==> flow/design.v <==
module ALU(x, y, instr, out, eq, lt, gt);
	input [15:0] x;
	input [15:0] y;
	input [5:0] instr;
	output [15:0] out;
	output eq, lt, gt;
	wire [15:0] xz;
	wire [15:0] yz;
	assign xz = instr[5] ? 16'b0 : x;
	assign yz = instr[3] ? 16'b0 : y;
	wire [15:0] xf;
	wire [15:0] yf;
	assign xf = instr[4] ? ~xz : xz;
	assign yf = instr[2] ? ~yz : yz;
	wire [15:0] pResult;
	wire [15:0] aResult;
	assign pResult = xf + yf;
	assign aResult = xf & yf;
	wire [15:0] r;
	assign r = instr[1] ? pResult : aResult;
	assign out = instr[0] ? ~r : r;
	assign eq = (out == 16'b0);
	assign lt = out[15];
	assign gt = !eq & !lt;
endmodule
module PC(in, load, inc, out, rst, clk);
	input clk;
	input rst;
	input [14:0] in;
	input load;
	input inc;
	output [14:0] out;
	reg [14:0] data;
	assign out = data;
	always @ (posedge clk) begin
		if (rst)
			data <= 16'b0;
		else
			if (load)
				data <= in;
			else
				if (inc)
					data <= data + 1;
	end
endmodule
module MyCPU(MRead, instr, MWrite, MAddr, loadM, outPC, rst, clk);
	input clk;
	input rst;
	input [15:0] MRead;
	input [15:0] instr;
	output [15:0] MWrite;
	output [14:0] MAddr;
	output loadM;
	output [14:0] outPC;
	wire [15:0] inA, inD, outA, outD, aluX, aluY, outALU;
	wire [14:0] inPC, outPC;
	wire loadA, loadD, loadPC;
	wire lt, eq, gt;
	reg haltPC;
	reg halt;
	Reg16 regA(.in(inA), .load(loadA), .out(outA), .rst(rst), .clk(clk));
	Reg16 regD(.in(inD), .load(loadD), .out(outD), .rst(rst), .clk(clk));
	PC pc(.in(inPC), .load(loadPC), .inc(!haltPC), .out(outPC), .rst(rst), .clk(clk));
	ALU alu(.x(aluX), .y(aluY), .instr(instr[11:6]), .out(outALU), .eq(eq), .lt(lt), .gt(gt));
	assign inA = instr[15] ? outALU : instr;
	assign inD = outALU;
	assign aluX = outD;
	assign aluY = instr[12] ? MRead : outA;
	assign loadA = !instr[15] | instr[5];
	assign loadD = instr[15] & instr[4] & !halt;
	assign loadM = instr[15] & instr[3] & !halt;
	assign MWrite = outALU;
	assign MAddr = outA[14:0];
	assign inPC = outA[14:0];
	assign loadPC = instr[15] & ((instr[2] & lt) | (instr[1] & eq) | (instr[0] & gt));
	initial begin
		haltPC <= 1'b0;
		halt <= 1'b0;
	end
	always @ (negedge clk) begin
		if (!haltPC && loadA)
			haltPC <= 1'b1;
		else
			haltPC <= 1'b0;
	end
	always @ (posedge clk) begin
		halt <= haltPC;
	end
endmodule
module MyCPU4Test(MRead, instr, MWrite, MAddr, loadM, outPC, rst, clk, outA, outD, aluX, aluY, outALU, aluInstr);
	input clk;
	input rst;
	input [15:0] MRead;
	input [15:0] instr;
	output [15:0] MWrite;
	output [14:0] MAddr;
	output loadM;
	output [14:0] outPC;
	output [15:0] outA, outD;
	output [15:0] aluX, aluY, outALU;
	output [5:0] aluInstr;
	wire [15:0] inA, inD, outA, outD, aluX, aluY, outALU;
	wire [14:0] inPC, outPC;
	wire loadA, loadD, loadPC;
	wire lt, eq, gt;
	Reg16 regA(.in(inA), .load(loadA), .out(outA), .rst(rst), .clk(clk));
	Reg16 regD(.in(inD), .load(loadD), .out(outD), .rst(rst), .clk(clk));
	PC pc(.in(inPC), .load(loadPC), .inc(1'b1), .out(outPC), .rst(rst), .clk(clk));
	ALU alu(.x(aluX), .y(aluY), .instr(instr[11:6]), .out(outALU), .eq(eq), .lt(lt), .gt(gt));
	assign inA = instr[15] ? outALU : instr;
	assign inD = outALU;
	assign aluX = outD;
	assign aluY = instr[12] ? MRead : outA;
	assign loadA = !instr[15] | instr[5];
	assign loadD = instr[15] & instr[4];
	assign loadM = instr[15] & instr[3];
	assign MWrite = outALU;
	assign MAddr = outA[14:0];
	assign MAddr = outA[14:0];
	assign inPC = outA[14:0];
	assign loadPC = instr[15] & ((instr[2] & lt) | (instr[1] & eq) | (instr[0] & gt));
endmodule
module Reg16(in, load, out, rst, clk);
	input clk;
	input rst;
	input [15:0] in;
	input load;
	output [15:0] out;
	reg [15:0] data;
	assign out = data;
	always @ (posedge clk) begin
		if (rst)
			data <= 1'b0;
		else
			if (load)
				data <= in;
	end
endmodule
module MyMemory(in, addr, wEna, inPKey, out, outPDisp, outPCtrl, rst, clk);
	input clk;
	input rst;
	input [15:0] in;
	input [14:0] addr;
	input wEna;
	input [6:0] inPKey;
	output [15:0] out;
	output [7:0] outPDisp;
	output [3:0] outPCtrl;
	wire [13:0] addrM;
	wire addrP;
	wire loadMem;
	wire loadSeg;
	wire [15:0] inKey;
	wire [15:0] outSeg;
	wire [15:0] outKey;
	wire [15:0] outM;
	wire [15:0] outP;
	wire [15:0] out;
	RAM16K mem(.dina(in), .addra(addrM), .wea(loadMem), .douta(outM), .rsta(rst), .clka(clk));
	SegDisplayer seg(.in(outSeg), .out(outPDisp), .sel(outPCtrl), .clk(clk));
	KeyHandler key(.in(inPKey), .out(inKey), .clk(clk));
	Reg16 regSeg(.in(in), .load(loadSeg), .out(outSeg), .rst(rst), .clk(clk));
	Reg16 regKey(.in(inKey), .load(1'b1), .out(outKey), .rst(rst), .clk(clk));
	assign addrM = addr[14] ? 14'b0 : addr[13:0];
	assign addrP = addr[14] ? addr[13] : 1'b0;
	assign loadMem = wEna & !addr[14];
	assign loadSeg = wEna & addr[14] & !addrP;
	assign outP = addrP ? outKey : outSeg;
	assign out = addr[14] ? outP : outM;
endmodule
======== From RTL to reports: MyCPU4Test ========
The steps from the RTL of MyCPU4Test to its reports follow in flow order.
Line numbers count from 1 in the design file above.
Operators carry their Yosys type and port widths (W data, S select, Z words).
Cell names lack the library's common part.
A cell with n/a has no value.
inputs
  design top .............................. MyCPU4Test
  clock input ............................. clk
  standard-cell library ................... sky130hd
  corner .................................. tt_025C_1v80

======== After elaboration ========
Counts by Yosys on the flattened word-level netlist (proc, flatten, opt, wreduce; memories kept). Register bits leave out memories and registers merged into their read ports (data or address); mux counts leave out enables and synchronous resets folded into registers. Print and check cells are left out. Cells with the same type and inputs are merged into one.
operators by class
  add/sub/neg operators ................... 2
  $mul .................................... 0
  div/mod/pow operators ................... 0
  magnitude comparators ................... 0
  eq/ne operators ......................... 0
  shifts and indexed selects .............. 0
  multiplexer cells ....................... 9
  bitwise operators ....................... 14
  reduce/logical cells .................... 4
operators by type and width
  cell                     count
  $mux W16                 8
  $not A16 Y16             3
  $add A16 B16 Y16         1
  $and A16 B16 Y16         1
  $logic_not A16 Y1        1
  $add A15 B1 Y15 const B  1
  $mux W15                 1
  $and A1 B1 Y1            7
  $or A1 B1 Y1             3
  $logic_not A1 Y1         3
storage and ports
  flip-flop bits (word level) ............. 47
  bits in latches ......................... 0
  memory bits (writable) .................. 0
  ROM bits ................................ 0
  word width x clocked read ports ......... 0
  memories kept ........................... 0
  output and inout port bits .............. 133

======== Depth ========
Longest topological path by Yosys (ltp), each cell counted once; first at word level (registers and memories cut), then after technology mapping (sequential cells cut; the memories' decode and read muxes count).
logic depth
  depth in word-level cells ............... 15
  ABC_AREA ................................ 0
  depth in mapped cells ................... 19
  depth with buffers taken out ............ 16

======== Mapped cells and area ========
Source: synth_stat.txt of the flow (Yosys; design flattened, memories mapped). It holds for the ABC_AREA given above (unset counts as 0); a run with the other value may have another netlist.
The area totals of this step are shown rounded.
cell types
  cell      count  area in all (µm²)
  dfxtp_1   47     940.902
  xnor2_1   52     455.437
  buf_4     54     405.389
  mux2_2    22     247.738
  nand2b_1  37     231.472
  ha_1      17     212.704
  a21oi_1   39     195.187
  mux2i_1   18     180.173
  nor2_1    45     168.912
  nand2_1   41     153.898
  mux2_4    10     150.144
  a211oi_1  18     135.13
  clkbuf_1  30     112.608
  nor2b_1   17     106.352
  xor2_1    8      70.067
  or3_1     11     68.816
  nand3_1   12     60.058
  a21o_1    7      52.55
Not listed: further types 39, cells in them 98.
mapped netlist
  standard cells after synthesis .......... 583
  cell area after synthesis ............... 4600 µm²
  flip-flops .............................. 47
  buffer cells ............................ 91
By module: a second synthesis without flattening, with its own total; a netlist apart from the flattened one above.
unflattened totals
  cells (unflattened synthesis) ........... 547
  area total of the unflattened synthesis .. 4700 µm²
Each row is one instance without its submodules.
by module
  module      times used  cells  area (µm²)
  ALU         1           243    1800
  Reg16       2           52     580
  MyCPU4Test  1           96     870
  PC          1           104    860

======== Worst setup path after synthesis ========
Source: OpenSTA report_checks on the synthesized netlist (no wires, ideal clock, input and output delay 20% of the period each), path of least setup slack; recovery checks are left aside. Register names are those of the netlist, which keeps one name where synthesis merged equal registers.
path after synthesis
  path type ............................... input-to-output
  start ................................... in instr[12]
  end ..................................... out outALU[13]
  period .................................. 8.67 ns
  input delay ............................. 1.734 ns
  arrival time ............................ 5.245 ns
  data required time ...................... 6.936 ns
  setup slack ............................. 1.691 ns
  path delay .............................. 3.511 ns
  stages .................................. 16
  synthesis period reached ................ 6.979 ns
"path delay" = arrival - input delay + setup time.
A path that ends at an output port has no setup time.
"stages" counts driving pins, that of a launching flip-flop among them; a cell with two outputs on the path counts twice.
"synthesis period reached" = period - worst setup slack (recovery checks aside). The figure is calculated, with input and output delays left at 20% of the set period.
The rows between start and end are the longest chain of elaborated cells between them; the timing report does not say that the signal goes this way. Where chains are equally long, one stands for them.
A line is the first line of the expression or statement that the cell stems from. Yosys adds cells for indexed reads and writes and turns some case tables into memories.
between the ends, after synthesis
  cells stage by stage .................... clkbuf_1 clkbuf_1 mux2_2 nand2b_1 xnor2_1 ha_1 clkbuf_1 and3_1 a221o_1 or3_1 o221ai_2 nor3_1 o32ai_1 xor2_1 inv_1 buf_4
  cells in the longest elaborated chain ... 8
  elaborated cells between the ends (all ways) .. 9
  RTL lines with such cells ............... 7
RTL lines, path after synthesis
  item              RTL line  source
  from (decl)       94        input [15:0] instr;
  $mux W16          113       assign aluY = instr[12] ? MRead : outA;
  $mux W16          10        assign yz = instr[3] ? 16'b0 : y;
  $not A16 Y16      14        assign yf = instr[2] ? ~yz : yz;
  $mux W16          14
  $add A16 B16 Y16  17        assign pResult = xf + yf;
  $mux W16          20        assign r = instr[1] ? pResult : aResult;
  $not A16 Y16      21        assign out = instr[0] ? ~r : r;
  $mux W16          21
  to (decl)         100       output [15:0] aluX, aluY, outALU;
Nets of the timed path that keep an RTL name, with a line that drives or declares them; the list need not be complete.
named nets, after synthesis
  net         RTL line
  aluY[7]     113
  MWrite[13]  21

======== Path in the finished layout ========
Path of least setup slack in the final report of run 1 (OpenROAD, finished layout, wires in). Where an end is a register, its clock arrival counts in the times.
path post-layout
  path type ............................... input-to-output
  start ................................... in instr[11]
  end ..................................... out MWrite[15]
  period .................................. 6.08 ns
  input delay ............................. 1.22 ns
  arrival time ............................ 4.71 ns
  data required time ...................... 4.86 ns
  setup slack ............................. 0.15 ns
  stages .................................. 15
The rows between start and end are the longest chain of elaborated cells between them; the timing report does not say that the signal goes this way. Where chains are equally long, one stands for them.
between the ends, post-layout
  cells stage by stage .................... clkdlybuf4s50_1 buf_4 nand2b_1 xnor2_1 ha_1 and3_1 a221o_1 or3_1 o221ai_2 buf_4 a21o_1 a21oi_1 nor4_4 inv_1 dlygate4sd2_1
  cells in the longest elaborated chain ... 7
  elaborated cells between the ends (all ways) .. 8
  RTL lines with such cells ............... 6
RTL lines, path post-layout
  item              RTL line  source
  from (decl)       94        input [15:0] instr;
  $mux W16          9         assign xz = instr[5] ? 16'b0 : x;
  $not A16 Y16      13        assign xf = instr[4] ? ~xz : xz;
  $mux W16          13
  $add A16 B16 Y16  17        assign pResult = xf + yf;
  $mux W16          20        assign r = instr[1] ? pResult : aResult;
  $not A16 Y16      21        assign out = instr[0] ? ~r : r;
  $mux W16          21
  to (decl)         95        output [15:0] MWrite;

Subject: MyCPU4Test on sky130hd, stored results

Hello all,

MyCPU4Test through Yosys and OpenROAD on sky130hd: 2 stored runs, unordered, with their settings and measured results. The constraints put input and output delay at 20% of the set period each and load the outputs with 0.01 pF.
"time used up by the worst setup path" is the time allowed to the run's worst setup path (the clock period less input and output delay, where it has them) less its slack. Clock arrival times count: a late capture clock shortens it, a late launch clock lengthens it.
"total power of the final layout": no workload was simulated; the value follows from the tool's default switching activity.
Values from the reports are rounded here.

---- run 1 ----
settings
  period_ns = 6.08
  CORE_UTILIZATION = 29
  PLACE_DENSITY_LB_ADDON = 0.13
  CORE_ASPECT_RATIO = 0.87
  CORE_MARGIN = 5
  CELL_PAD_IN_SITES_GLOBAL_PLACEMENT = 0
  CELL_PAD_IN_SITES_DETAIL_PLACEMENT = 2
  TNS_END_PERCENT = 5
  GPL_TIMING_DRIVEN = 1
  CTS_CLUSTER_DIAMETER = 75
  CAP_MARGIN = 5
  MIN_ROUTING_LAYER = met1
  MAX_ROUTING_LAYER = met5
  SLEW_MARGIN = 20
results
  area of the die ......................... 19000 µm²
  sum of negative setup slack ............. 0.000 ns
  utilization after routing ............... 43 %
  area of the synthesized netlist ......... 4600 µm²
  total power of the final layout ......... 0.0017 W
  time used up by the worst setup path .... 3.50 ns
  critical path kind ...................... input-to-output
  standard-cell area after layout ......... 6800 µm²
  setup slack of the worst path ........... 0.15 ns

---- run 2 ----
settings
  period_ns = 9.98
  CORE_UTILIZATION = 57
  SETUP_SLACK_MARGIN = -0.38
  PLACE_DENSITY_LB_ADDON = 0.25
  HOLD_SLACK_MARGIN = 0.16
  TNS_END_PERCENT = 40
  ABC_AREA = 0
  CAP_MARGIN = 20
  CORE_MARGIN = 2
  SLEW_MARGIN = 20
results
  area of the die ......................... 8900 µm²
  sum of negative setup slack ............. 0.000 ns
  utilization after routing ............... 77 %
  area of the synthesized netlist ......... 4600 µm²
  total power of the final layout ......... 0.00087 W
  time used up by the worst setup path .... 4.61 ns
  critical path kind ...................... input-to-output
  standard-cell area after layout ......... 6000 µm²
  setup slack of the worst path ........... 1.4 ns

Thanks
